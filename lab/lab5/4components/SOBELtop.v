==> flow/design.v <==
module SOBEL(
    input wire [7:0] p0, p1, p2, p3, p5, p6, p7, p8,  
    output wire [7:0] out                             
    );
    wire signed [10:0] gx, gy;            
    wire signed [10:0] abs_gx, abs_gy;	 
    wire [10:0] sum;			         
    assign gx = ((p2-p0)+((p5-p3)<<1)+(p8-p6));  
    assign gy = ((p0-p6)+((p1-p7)<<1)+(p2-p8));  
    assign abs_gx = (gx[10]? ~gx+1 : gx);	 
    assign abs_gy = (gy[10]? ~gy+1 : gy);	 
    assign sum = (abs_gx+abs_gy);				 
    assign out = (|sum[10:8])?8'hff : sum[7:0];	 
endmodule
module TOP(
        input   wire    [ 2:0]   addr,
        output  reg     [31:0]   rdata,      
        input   wire    [31:0]   wdata,      
        input   wire             cs,
        input   wire             read,
        input   wire             write,
        input   wire            clk,
        input   wire            rst
);
    wire [7:0] p00, p01, p02, p03; 
    wire [7:0] p10, p11, p12, p13;
    wire [7:0] p20, p21, p22, p23;
    wire [7:0] p30, p31, p32, p33;
    reg [31:0] data0, data1, data2, data3;
    wire [7:0] out_p0, out_p1, out_p2, out_p3;  
    always @ (posedge clk)
        if(cs & write) 
            case(addr)
                3'b000: data0 <= wdata;  
                3'b001: data1 <= wdata;  
                3'b010: data2 <= wdata;  
                3'b011: data3 <= wdata;  
            endcase
    assign p00 = data0[31:24];
    assign p01 = data0[23:16];
    assign p02 = data0[15: 8];
    assign p03 = data0[ 7: 0];
    assign p10 = data1[31:24];
    assign p11 = data1[23:16];
    assign p12 = data1[15: 8];
    assign p13 = data1[ 7: 0];
    assign p20 = data2[31:24];
    assign p21 = data2[23:16];
    assign p22 = data2[15: 8];
    assign p23 = data2[ 7: 0];
    assign p30 = data3[31:24];
    assign p31 = data3[23:16];
    assign p32 = data3[15: 8];
    assign p33 = data3[ 7: 0];
    SOBEL U0 (.p0(p00), .p1(p01), .p2(p02), .p3(p10), .p5(p12), .p6(p20), .p7(p21), .p8(p22),
                .out(out_p0));
    SOBEL U1 (.p0(p01), .p1(p02), .p2(p03), .p3(p11), .p5(p13), .p6(p21), .p7(p22), .p8(p23),
                .out(out_p1));
    SOBEL U2 (.p0(p10), .p1(p11), .p2(p12), .p3(p20), .p5(p22), .p6(p30), .p7(p31), .p8(p32),
                .out(out_p2));
    SOBEL U3 (.p0(p11), .p1(p12), .p2(p13), .p3(p21), .p5(p23), .p6(p31), .p7(p32), .p8(p33),
                .out(out_p3));
    always @ (posedge clk)
        if(cs & read)
            case(addr)
                3'b000: rdata <= data0;  
                3'b001: rdata <= data1;  
                3'b010: rdata <= data2;  
                3'b011: rdata <= data3;  
                3'b100: rdata <= {out_p0, out_p1, out_p2, out_p3};  
                default: rdata <= 32'd0;
            endcase
endmodule
Tool chain data of TOP
Tool output for the design above, in the order of the flow.
Line numbers count from 1 in the design file above.
Operators carry their Yosys type and port widths (W data, S select, Z words).
Library cell names are shortened.
Not given: n/a

set-up
  top module = TOP
  clock = clk
  cell library = sky130hd
  corner = tt_025C_1v80

Elaborated design
Counts by Yosys on the flattened word-level netlist (proc, flatten, opt, wreduce; memories kept). Register bits leave out memories and registers merged into their read ports (data or address); mux counts leave out enables and synchronous resets folded into registers. Print and check cells are left out. Cells with the same type and inputs are merged into one.

bit counts
  flip-flop bits (word level) = 160
  bits of input ports = 40
  output and inout bits = 32

operators by class
  $add $sub $neg = 44
  equality and inequality tests = 4
  multiplexer cells = 13
  bitwise operators = 10
  reduce/logical cells = 9

operator list
  cell                     number
  $add A11 B11 Y11         20
  $pmux W32 S5             1
  $sub A8 B8 Y9            16
  $add A11 B2 Y11 const B  8
  $not A11 Y11             8
  $mux W11                 8
  $mux W8                  4
  $reduce_or A3 Y1         4
  $reduce_and A2 Y1        4
  $eq A3 B2 Y1 const B     2
  $eq A3 B1 Y1 const B     1
  $eq A3 B3 Y1 const B     1
  $logic_not A3 Y1         1
  $and A1 B1 Y1            2

Depth
Longest topological path by Yosys (ltp), each cell counted once; first at word level (registers and memories cut), then after technology mapping (sequential cells cut; the memories' decode and read muxes count).

depth
  depth after elaboration = 10
  ABC_AREA = 0
  gate-level depth with buffers = 32
  mapped depth without buffers = 32

After synthesis
Yosys stat after the flow's synthesis: flattened, memories mapped to cells. It holds for the ABC_AREA given above (unset counts as 0); a run with the other value may have another netlist.
Totals and module areas in this step are rounded.

mapped netlist
  mapped cells = 2127
  synthesis area = 0.0194 mm²
  area of sequential cells = 0.0048 mm²
  flip-flops = 160
  buffers = 29

cell types
  cell type  number  area in all (µm²)
  edfxtp_1   160     4.8E+03
  ha_1       276     3.45E+03
  fa_1       80      1.6E+03
  xnor2_1    163     1.43E+03
  inv_1      316     1.19E+03
  xor2_1     96      840.806
  a21o_1     86      645.619
  a21oi_1    123     615.59
  nand2_1    128     480.461
  o21ai_0    87      435.418
  nor2_1     107     401.635
  a22oi_1    49      367.853
  o21bai_1   46      345.331
  nor3_1     56      280.269
  nand2b_1   31      193.936
  nor2b_1    30      187.68
  o21a_1     20      150.144
  and3_1     18      112.608

Other cell types: 59; their cells: 255.
The figures by module come from a second, unflattened synthesis with its own total; it is not the netlist above.

unflattened totals
  cells (unflattened synthesis) = 2374
  area (unflattened synthesis) = 0.0219 mm²

Each row is one instance without its submodules.

modules
  module  times used  cells  area (mm²)  sequential area (mm²)
  SOBEL   4           512    0.00392     0
  TOP     1           326    0.0062      0.0048

Timing after synthesis
OpenSTA on the mapped netlist: ideal clock, no wires. The path of least setup slack (recovery checks aside). Input and output delay are each 20% of the period. Register names are those of the netlist, which keeps one name where synthesis merged equal registers.

timing after synthesis
  path type = flip-flop to flip-flop
  start point = register data1[8]
  end point = register rdata[8]
  period = 8.76 ns
  setup time = 0.277 ns
  launch time at the first pin = 0.000 ns
  arrival = 6.325 ns
  path slack = 2.157 ns
  path delay = 6.602 ns
  driving pins on the path = 31
  path buffers = 0
  synthesis period reached = 6.603 ns

"path delay" = arrival - input delay + setup time.
"driving pins on the path" counts driving pins, that of a launching flip-flop among them; a cell with two outputs on the path counts twice.
"synthesis period reached" = period - worst setup slack (recovery checks aside). The figure is calculated, with input and output delays left at 20% of the set period.
The rows between start and end are the longest chain of elaborated cells between them; the timing report does not say that the signal goes this way. Where chains are equally long, one stands for them.
Each line given opens the expression or statement behind the cell; cells for indexed reads and writes are added by Yosys, which also makes memories of some case tables.
At most two assigning lines are given for a register; there are more.

on the way, after synthesis
  cell sequence = edfxtp_1 -> inv_1 -> ha_1 -> inv_1 -> fa_1 -> a21oi_1 -> nor2_1 -> nor2_1 -> o21bai_1 -> a21oi_1 -> o21bai_1 -> a21oi_1 -> inv_1 -> fa_1 -> inv_1 -> ha_1 -> or3_1 -> a221o_1 -> and3_1 -> nor2_1 -> mux2_2 -> fa_1 -> a21o_1 -> a21oi_1 -> o21bai_1 -> a21oi_1 -> o21bai_1 -> a21o_1 -> and2_1 -> a2111oi_4 -> a31oi_1
  cells in the longest elaborated chain = 10
  elaborated cells on any way between the ends = 15
  RTL lines with such cells = 7
  classes of those cells = add/sub: 8; mux: 4; logic: 2; reduce/logical: 1

ends and longest elaborated chain, after synthesis
  item                           line  text
  start: declaration             29    reg [31:0] data0, data1, data2, data3;
  start: assignment              35    3'b001: data1 <= wdata;
  $sub A8 B8 Y9                  8     assign gx = ((p2-p0)+((p5-p3)<<1)+(p8-p6));
  $add A11 B11 Y11 (2 in a row)  8
  $not A11 Y11                   10    assign abs_gx = (gx[10]? ~gx+1 : gx);
  $add A11 B2 Y11                10
  $mux W11                       10
  $add A11 B11 Y11               12    assign sum = (abs_gx+abs_gy);
  $reduce_or A3 Y1               13    assign out = (|sum[10:8])?8'hff : sum[7:0];
  $mux W8                        13
  $pmux W32 S5                   65    case(addr)
  end: assignment                66    3'b000: rdata <= data0;
  end: assignment                67    3'b001: rdata <= data1;
  end: declaration               17    output  reg     [31:0]   rdata,

Path in the finished layout
Path of least setup slack in the final report of record 1 (OpenROAD, finished layout, wires in). Where an end is a register, its clock arrival counts in the times.

timing post-layout
  path type = flip-flop to flip-flop
  start point = register data1[8]
  end point = register rdata[11]
  period = 9.46 ns
  setup time = 0.30 ns
  launch time at the first pin = 0.48 ns
  arrival = 8.12 ns
  path slack = 1.52 ns
  driving pins on the path = 31
  path buffers = 0

The rows between start and end are the longest chain of elaborated cells between them; the timing report does not say that the signal goes this way. Where chains are equally long, one stands for them.
At most two assigning lines are given for a register; there are more.

on the way, post-layout
  cell sequence = edfxtp_1 -> inv_1 -> ha_1 -> inv_1 -> fa_1 -> a21oi_1 -> nor2_1 -> nor2_1 -> o21bai_1 -> a21oi_1 -> o21bai_1 -> a21oi_1 -> inv_1 -> fa_1 -> inv_1 -> ha_1 -> or3_1 -> a221o_1 -> and3_1 -> nor2_1 -> mux2_2 -> fa_1 -> a21o_1 -> a21oi_1 -> o21bai_1 -> a21oi_1 -> o21bai_1 -> a21o_1 -> and2_1 -> a2111oi_4 -> a31oi_1
  cells in the longest elaborated chain = 10
  elaborated cells on any way between the ends = 15
  RTL lines with such cells = 7
  classes of those cells = add/sub: 8; mux: 4; logic: 2; reduce/logical: 1

ends and longest elaborated chain, post-layout
  item                           line  text
  start: declaration             29    reg [31:0] data0, data1, data2, data3;
  start: assignment              35    3'b001: data1 <= wdata;
  $sub A8 B8 Y9                  8     assign gx = ((p2-p0)+((p5-p3)<<1)+(p8-p6));
  $add A11 B11 Y11 (2 in a row)  8
  $not A11 Y11                   10    assign abs_gx = (gx[10]? ~gx+1 : gx);
  $add A11 B2 Y11                10
  $mux W11                       10
  $add A11 B11 Y11               12    assign sum = (abs_gx+abs_gy);
  $reduce_or A3 Y1               13    assign out = (|sum[10:8])?8'hff : sum[7:0];
  $mux W8                        13
  $pmux W32 S5                   65    case(addr)
  end: assignment                66    3'b000: rdata <= data0;
  end: assignment                67    3'b001: rdata <= data1;
  end: declaration               17    output  reg     [31:0]   rdata,

Wiki page: TOP / flow data

Settings and measured results of 2 stored flow runs for module TOP (sky130hd), not sorted in any way. The constraints put input and output delay at 20% of the set period each and load the outputs with 0.01 pF.
"power" rests on the timing tool's default activity at the inputs, not on a simulated workload.
The measured numbers are rounded.

Record 1
==> flow/run.sh <==
#!/bin/bash
# the make line also repeats the synthesis and layout settings of config.mk as NAME=value (left out here)
make -C /OpenROAD-flow-scripts/flow DESIGN_CONFIG=/design/flow/config.mk WORK_HOME=/design/flow/orfs CLKGATE_MAP_FILE= finish
==> flow/config.mk <==
export PLATFORM = sky130hd
export DESIGN_NAME = TOP
export DESIGN_NICKNAME = TOP
export VERILOG_FILES = /design/flow/design.v
export SDC_FILE = /design/flow/constraint.sdc
export NUM_CORES = 4
export LEC_CHECK = 0
export CAP_MARGIN = 15
export CELL_PAD_IN_SITES_DETAIL_PLACEMENT = 1
export CELL_PAD_IN_SITES_GLOBAL_PLACEMENT = 3
export CORE_ASPECT_RATIO = 0.95
export CORE_MARGIN = 2
export CORE_UTILIZATION = 46
export CTS_CLUSTER_DIAMETER = 359
export GPL_ROUTABILITY_DRIVEN = 0
export GPL_TIMING_DRIVEN = 0
export MAX_ROUTING_LAYER = met5
export PLACE_DENSITY_LB_ADDON = 0.27
export SLEW_MARGIN = 15
export TNS_END_PERCENT = 50
==> flow/constraint.sdc <==
create_clock -name core_clock -period 9.46 [get_ports {clk}]
set_input_delay 1.8920 -clock core_clock [delete_from_list [all_inputs] [get_ports {clk}]]
set_output_delay 1.8920 -clock core_clock [all_outputs]
set_load 0.01 [all_outputs]

==> results of record 1 <==
chip area after synthesis (Yosys): 0.0194 mm²
die area: 0.0439 mm²
standard-cell area of the final layout: 0.0215 mm²
worst setup slack after layout: 1.52 ns
total negative slack: 0.000 ns
power: 5.72 mW

Record 2
==> flow/run.sh <==
#!/bin/bash
# the make line also repeats the synthesis and layout settings of config.mk as NAME=value (left out here)
make -C /OpenROAD-flow-scripts/flow DESIGN_CONFIG=/design/flow/config.mk WORK_HOME=/design/flow/orfs CLKGATE_MAP_FILE= finish
==> flow/config.mk <==
export PLATFORM = sky130hd
export DESIGN_NAME = TOP
export DESIGN_NICKNAME = TOP
export VERILOG_FILES = /design/flow/design.v
export SDC_FILE = /design/flow/constraint.sdc
export NUM_CORES = 4
export LEC_CHECK = 0
export CAP_MARGIN = 20
export CELL_PAD_IN_SITES_DETAIL_PLACEMENT = 1
export CELL_PAD_IN_SITES_GLOBAL_PLACEMENT = 1
export CORE_MARGIN = 2
export CORE_UTILIZATION = 21
export GPL_ROUTABILITY_DRIVEN = 1
export MAX_ROUTING_LAYER = met4
export PLACE_DENSITY = 0.68
export SETUP_SLACK_MARGIN = -0.49
export SLEW_MARGIN = 20
==> flow/constraint.sdc <==
create_clock -name core_clock -period 7.13 [get_ports {clk}]
set_input_delay 1.4260 -clock core_clock [delete_from_list [all_inputs] [get_ports {clk}]]
set_output_delay 1.4260 -clock core_clock [all_outputs]
set_load 0.01 [all_outputs]

==> results of record 2 <==
chip area after synthesis (Yosys): 0.0194 mm²
die area: 0.095 mm²
standard-cell area of the final layout: 0.0228 mm²
worst setup slack after layout: 0.118 ns
total negative slack: 0.000 ns
power: 7.96 mW
